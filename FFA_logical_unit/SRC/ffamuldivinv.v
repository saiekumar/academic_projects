==> flow/design.v <==
`timescale 1ns / 1ps
module ffamuldivinv(
 input              reset,
 input              clock,
 input      [7:0]   inp_operA,
 input      [7:0]   inp_operB,
 input      [2:0]   op_sel,
 output reg         busy,
 output reg [7:0]   oup_operC );
 reg                op_done;         
 reg                inv_op_start;
 reg        [8:0]   inv_oper1;
 reg        [8:0]   inv_oper2;
 reg        [8:0]   inv_oper3;
 reg        [8:0]   inv_oper4;
 reg        [8:0]   inv_rem;
 reg        [8:0]   inv_quot;
 reg        [8:0]   inv_mul;
 reg        [7:0]   inp_reg;
 always @(*)
 begin
    if(reset == 0)   
    begin
        oup_operC = 0;
        busy      = 0;
        inp_reg   = 0;
    end
    else
    begin
        busy    =   0;
        inp_reg =   0;
        case(op_sel)
            0 : oup_operC = inp_operA ^ inp_operB;                       
            1 : oup_operC = inp_operA ^ inp_operB;                       
            2 : oup_operC = finitefieldarth_mul(inp_operA, inp_operB);   
            3 : oup_operC = finitefieldarth_div(inp_operA, inp_operB);   
            4 :
            begin
                if(op_done == 1'b0)
                begin
                    busy      = 1'b1;
                    oup_operC = 8'h0;
                    inp_reg   = inp_operA;
                end
                else
                begin
                    busy      =   1'b0;
                    oup_operC =   inv_mul;
                    inp_reg   =   0;
                end
            end 
        default:oup_operC = inp_operA ^ inp_operB;                       
        endcase
    end
 end
 always @(posedge clock or negedge reset)
 begin
    if(reset == 0)
    begin
        inv_oper1   =   0;
        inv_oper2   =   0;
        inv_oper3   =   0;
        inv_oper4   =   0;
        inv_op_start=   0;
        inv_quot    =  9'h0;
        inv_rem     =  9'h0;
        inv_mul     =  9'h0;    
        op_done     =   0;
    end
    else
    begin
        if((busy == 1'b1) & (op_done == 1'b0) & (inv_op_start == 1'b0))
        begin
            inv_oper1       =  9'b100011011;
            inv_oper2       =  {1'b0, inp_reg};
            inv_oper3       =  9'h0;
            inv_oper4       =  9'h1;
            inv_quot        =  9'h0;
            inv_rem         =  9'h0;
            inv_mul         =  9'h0;    
            inv_op_start    =  1'b1; 
        end
        else
        begin
            if(inv_oper2 != 0)
            begin
                {inv_quot, inv_rem} = finitefieldarth_div(inv_oper1, inv_oper2);    
                inv_oper1           = inv_oper2;
                inv_oper2           = inv_rem;
                if(inv_rem != 0)
                begin
                    inv_mul     = inv_oper3 ^ (finitefieldarth_mul(inv_oper4, inv_quot));  
                    inv_oper3   = inv_oper4;
                    inv_oper4   = inv_mul;
                end
            end
            else if(inv_op_start)
            begin
                inv_op_start    =   1'b0;
                op_done         =   1'b1;
            end
            else
                op_done         =   1'b0;
        end
    end
 end
 function [7:0] finitefieldarth_mul;
    input [7:0] operA;         
    input [7:0] operB;
    reg [8:0] mul_temp;
    reg [3:0] counter;
    reg [7:0] op_temp;
    begin
        mul_temp  = {1'b0, operA};                               
        op_temp   = 0;
        for(counter = 0; counter < 8; counter = counter + 1)     
        begin
            if(operB[counter])
                op_temp = op_temp ^ mul_temp[7:0];
            else
                op_temp = op_temp;
            mul_temp = mul_temp << 1;
            if(mul_temp[8])                                     
                mul_temp = mul_temp ^ 9'h11B;
            else
                mul_temp = mul_temp;
        end
        finitefieldarth_mul = op_temp;
    end
 endfunction
 function [17:0] finitefieldarth_div;   
    input [8:0] operdA;
    input [8:0] operdB;
    reg  [8:0] quotient;
    reg  [8:0] remainder;
    reg  [8:0] temp_result;
    reg  [3:0] degA;
    reg  [3:0] degr;
    reg  [3:0] div_count;
    reg  [3:0] deg_count;
    begin
        quotient  = 8'h0;
        remainder = operdA;
        for(div_count = 0; div_count < 8 ; div_count = div_count + 1)            
        begin                                                                    
            deg_count = (polytoleadterm(remainder) - polytoleadterm(operdB));
            if(polytoleadterm(remainder) >= polytoleadterm(operdB))               
            begin
                temp_result  = leadtermtopoly(deg_count);
                quotient     = quotient ^ temp_result;
                remainder    = remainder ^ (operdB << deg_count);
            end
            else
            begin
                temp_result  = temp_result;
                quotient     = quotient;
                remainder    = remainder;
            end
        end
        finitefieldarth_div = {quotient, remainder};  
    end
 endfunction
 function [3:0] polytoleadterm;   
    input [8:0] operlA;
    begin
        casez (operlA)
            9'b1???????? : polytoleadterm = 4'h9;
            9'b01??????? : polytoleadterm = 4'h8;
            9'b001?????? : polytoleadterm = 4'h7;
            9'b0001????? : polytoleadterm = 4'h6;
            9'b00001???? : polytoleadterm = 4'h5;
            9'b000001??? : polytoleadterm = 4'h4;
            9'b0000001?? : polytoleadterm = 4'h3;
            9'b00000001? : polytoleadterm = 4'h2;
            9'b000000001 : polytoleadterm = 4'h1;
            default      : polytoleadterm = 4'h0;
        endcase
    end
 endfunction
 function [8:0] leadtermtopoly;  
    input [3:0] operlA;
    begin
        case (operlA)
            4'h8 : leadtermtopoly = 9'b100000000;
            4'h7 : leadtermtopoly = 9'b010000000;
            4'h6 : leadtermtopoly = 9'b001000000;
            4'h5 : leadtermtopoly = 9'b000100000;
            4'h4 : leadtermtopoly = 9'b000010000;
            4'h3 : leadtermtopoly = 9'b000001000;
            4'h2 : leadtermtopoly = 9'b000000100;
            4'h1 : leadtermtopoly = 9'b000000010;
            4'h0 : leadtermtopoly = 9'b000000001;
            default : leadtermtopoly= 9'b000000000;
        endcase
    end
 endfunction
endmodule
Step by step through the tools: ffamuldivinv
What the tools print for ffamuldivinv, step after step. Lines are those of the file above, counted from 1. Operators: Yosys type, input widths -> output width; for muxes data width and select width s. Library cell names are shortened. The mark -- stands for no value.

Top module: ffamuldivinv. Clock: clock. Cell library: sky130hd. Corner: tt_025C_1v80.

After elaboration
Yosys after proc, flatten, opt, wreduce and memory -nomap, before mapping. Memory bits, and registers merged into a memory's read port (data or address), are not among the register bits. Print and check cells are not counted. Equal cells are merged and count once. Memory sizes are those after Yosys's memory passes, which may raise the word count (mostly to a power of two), join words into wider ones and drop unused or constant bits.

The entry for register bits after elaboration reads 46. Bits in read-only memories: 1152. Memory cells: 8. For input port bits the number is 21. The figure for output and inout bits is 9. Under word-level cells stands 545.

Memories: (name not given) (depth 16, width 9, rd ports 1, write ports 0, RTL line 183) `case (operlA)`; (name not given) (depth 16, width 9, rd ports 1, write ports 0, RTL line 183); (name not given) (depth 16, width 9, rd ports 1, write ports 0, RTL line 183); (name not given) (depth 16, width 9, rd ports 1, write ports 0, RTL line 183); (name not given) (depth 16, width 9, rd ports 1, write ports 0, RTL line 183); (name not given) (depth 16, width 9, rd ports 1, write ports 0, RTL line 183).

Memories not listed: 2.

The figure for add/subtract/negate cells is 16. The entry for order comparisons reads 16. Under equality and inequality tests stands 146. Shift-type cells: 16. For multiplexer cells the number is 271. Under bitwise logic cells stands 59. For reduce/logical cells the number is 6.

Operators by type and width (count): $mux 8 (141); $pmux 4 s9 (16); $mux 9 (55); $xor 8x8->8 (23); $eq 8x1->1 const B (18); $eq 9x1->1 const B (16); $mux 4 (36); $eq 7x1->1 const B (18); $xor 9x9->9 (14); $eq 6x1->1 const B (18); $eq 5x1->1 const B (18); $eq 4x1->1 const B (18); $shl 9x4->9 (8); $mux 5 (14); $sub 4x4->4 (16); $ge 4x4->1 (16); $pmux 4 s8 (2); $shl 8x4->9 (7); $not 4->4 (14); $eq 3x1->1 const B (18); $eq 2x1->1 const B (18); $pmux 8 s3 (1); $reduce_bool 9->1 (2); $xor 8x9->9 (1); $xor 9x8->9 (1); $shl 8x4->8 (1); $eq 3x2->1 const B (2); $mux 1 (6).

Other operator kinds: 6; their cells: 12.

Logic depth
Yosys ltp: most cells in a row. Word level: on the elaborated netlist, between registers, memories and ports. Mapped: between sequential cells and ports; inverters and the memories' decode and read muxes count.

Depth after elaboration: 127. The figure for ABC_AREA is 1. Under mapped depth stands 171. The figure for gate-level depth less buffers is 168.

Synthesis result
The flow's flattened synthesis, as Yosys stat reports it; memories are mapped. The netlist is that of the ABC_AREA named above (0 if unset); the other value can give another one. The area totals of this step are shown rounded.

Cells by type (count): nand2_1 (1184); nand3_1 (363); inv_1 (448); nor2_1 (342); o21ai_0 (235); dfrtp_1 (37); ha_1 (72); xor2_1 (78); xnor2_1 (56); a21oi_1 (95); fa_1 (16); nand4_1 (48); o211ai_1 (38); clkbuf_1 (68); nand3b_1 (34); nor3_1 (30); buf_2 (23); or2_2 (14).

Other cell types: 44; their cells: 163.

For standard cells after synthesis the number is 3344. Under cell area after synthesis stands 16820 µm². The entry for flip-flops reads 37.

Worst setup path after synthesis
OpenSTA on the mapped netlist: ideal clock, no wires. The path of least setup slack (recovery checks aside). Input and output delay are each 20% of the period. Register names are those of the netlist, which keeps one name where synthesis merged equal registers.

Path type: in2out. Start: input inp_operB[5]. End: output oup_operC[3]. The entry for clock period reads 61.9 ns. Input delay: 12.380 ns. The entry for output delay reads 12.380 ns. Under time at the first pin stands 12.380 ns. The entry for arrival reads 30.839 ns. For data required time the number is 49.520 ns. The figure for setup slack is 18.681 ns. For path delay the number is 18.459 ns. Driving pins on the path: 121. For buffers on the path the number is 7. Period reached after synthesis: 43.219 ns.

"path delay" = arrival - input delay + setup time. At an output port there is no setup time. "driving pins on the path" counts driving pins, that of a launching flip-flop among them; a cell with two outputs on the path counts twice. "period reached after synthesis" = period - worst setup slack (recovery checks aside). The figure is calculated, with input and output delays left at 20% of the set period. Between the ends stands the longest chain of elaborated cells between them, by number of cells; it is not shown to be the way that was timed. Of several equally long chains one is given. A line is the first line of the expression or statement that the cell stems from. Yosys adds cells for indexed reads and writes and turns some case tables into memories.

Cells stage by stage: clkbuf_1 clkbuf_1 nor2_1 inv_1 nor4_1 a22oi_1 inv_1 fa_1 xnor2_1 inv_1 nand2_1 nand2_1 o21ai_0 nand2_1 inv_1 nor2_1 inv_1 nor2_1 (+85 left out) inv_1 nand2_1 nand2_1 nand2_1 inv_1 nand2_1 nand3_1 nor2_1 ha_1 inv_1 fa_1 clkinv_1 nand2_1 o21ai_0 or2_2 or2_2 nand3_1 a21oi_1. Length of the longest elaborated chain: 80. The figure for elaborated cells on any way between the ends is 151. For RTL lines with such cells the number is 8.

RTL lines, path after synthesis: from (decl) (RTL line 6) `input      [7:0]   inp_operB,`; $eq 8x1->1 (RTL line 166) `casez (operlA)`; $pmux 4 s8 (RTL line 166); $mux 4 (RTL line 32) `case(op_sel)`; $mux 4 (RTL line 22) `if(reset == 0)`; $sub 4x4->4 (RTL line 146) `deg_count = (polytoleadterm(remainder) - polytoleadterm(operdB));`; $shl 8x4->9 (RTL line 151) `remainder    = remainder ^ (operdB << deg_count);`; $xor 8x9->9 (RTL line 151); (+66 left out); $mux 4 (RTL line 22); $sub 4x4->4 (RTL line 146); $shl 8x4->8 (RTL line 151); $xor 8x8->8 (RTL line 151); $mux 8 (RTL line 147) `if(polytoleadterm(remainder) >= polytoleadterm(operdB))`; $pmux 8 s3 (RTL line 32); $mux 8 (RTL line 22); to (decl) (RTL line 9) `output reg [7:0]   oup_operC );`.

Worst path after layout
Path of least setup slack in the final report of run A (OpenROAD, finished layout, wires in). Where an end is a register, its clock arrival counts in the times.

Path type: in2out. Start: input inp_operA[4]. End: output oup_operC[0]. The entry for clock period reads 32.2 ns. Input delay: 6.44 ns. The entry for output delay reads 6.44 ns. Under time at the first pin stands 6.44 ns. The entry for arrival reads 25.91 ns. For data required time the number is 25.76 ns. The figure for setup slack is -0.15 ns. Driving pins on the path: 136. For buffers on the path the number is 45.

Between the ends stands the longest chain of elaborated cells between them, by number of cells; it is not shown to be the way that was timed. Of several equally long chains one is given.

Cells stage by stage: clkbuf_2 buf_6 ha_1 nand2_1 nand2_1 a21oi_2 nor3b_2 inv_1 o21ai_2 ha_2 fa_2 clkinv_4 buf_6 buf_4 nand2_2 nand3_2 nand2_1 nor2_2 (+100 left out) nand3_1 nor2_1 ha_2 inv_2 fa_2 nand2_2 inv_2 a311oi_2 nor2_1 nor2_1 nor2_2 nand2_1 buf_4 nor3_1 or2_4 nand3_2 a21oi_2 buf_2. Length of the longest elaborated chain: 80. The figure for elaborated cells on any way between the ends is 164. For RTL lines with such cells the number is 9.

RTL lines, path post-layout: from (decl) (RTL line 5) `input      [7:0]   inp_operA,`; $eq 8x1->1 (RTL line 166) `casez (operlA)`; $pmux 4 s8 (RTL line 166); $mux 4 (RTL line 32) `case(op_sel)`; $mux 4 (RTL line 22) `if(reset == 0)`; $sub 4x4->4 (RTL line 146) `deg_count = (polytoleadterm(remainder) - polytoleadterm(operdB));`; $shl 8x4->9 (RTL line 151) `remainder    = remainder ^ (operdB << deg_count);`; $xor 8x9->9 (RTL line 151); (+66 left out); $mux 4 (RTL line 22); $sub 4x4->4 (RTL line 146); $shl 8x4->8 (RTL line 151); $xor 8x8->8 (RTL line 151); $mux 8 (RTL line 147) `if(polytoleadterm(remainder) >= polytoleadterm(operdB))`; $pmux 8 s3 (RTL line 32); $mux 8 (RTL line 22); to (decl) (RTL line 9) `output reg [7:0]   oup_operC );`.

Settings and measured results of 2 stored flow runs for module ffamuldivinv (sky130hd), not sorted in any way. The constraints put input and output delay at 20% of the set period each and load the outputs with 0.01 pF. By "clock period reached" is meant the clock period of the run minus its worst setup slack. This is arithmetic on one report: input and output delays are still those of the set period (20% each). "time on the worst setup path" = time allowed to the worst setup path (clock period - input delay - output delay, where it has them) - its slack; a late launch clock adds to it, a late capture clock takes from it. The results are shown rounded.

Run A has these settings: period_ns 32.2; CORE_UTILIZATION 54; SETUP_SLACK_MARGIN 0.87; PLACE_DENSITY 0.53; HOLD_SLACK_MARGIN 0.27; CORE_ASPECT_RATIO 1.41; CORE_MARGIN 5; TNS_END_PERCENT 25; ABC_AREA 1; GPL_TIMING_DRIVEN 1; GPL_ROUTABILITY_DRIVEN 1; CTS_CLUSTER_DIAMETER 111; CAP_MARGIN 20; SLEW_MARGIN 20. The synthesized cell area stands at 16820 µm². The std-cell area (final layout) comes to 21200 µm². The utilization is 69.2 %. The post-route setup TNS is -1.001 ns. The time on the worst setup path stands at 19.47 ns. Worst setup path type: in2out. The clock period reached comes to 32.351 ns. The full die area reads 34830 µm². For the smallest setup slack the run shows -0.151 ns. The worst hold slack reads 0.483 ns.

Run B has these settings: period_ns 34.4; CORE_UTILIZATION 47; SETUP_SLACK_MARGIN 5.0; PLACE_DENSITY_LB_ADDON 0.21; CELL_PAD_IN_SITES_GLOBAL_PLACEMENT 1; TNS_END_PERCENT 40; ABC_AREA 0; GPL_TIMING_DRIVEN 1; CTS_CLUSTER_SIZE 72; CAP_MARGIN 20; CORE_MARGIN 2; SLEW_MARGIN 20. The synthesized cell area stands at 16160 µm². The std-cell area (final layout) comes to 19890 µm². The utilization is 59.0 %. The post-route setup TNS is 0.000 ns. The time on the worst setup path stands at 19.23 ns. Worst setup path type: in2out. The clock period reached comes to 32.993 ns. The full die area reads 35880 µm². For the smallest setup slack the run shows 1.407 ns. The worst hold slack reads 0.511 ns.
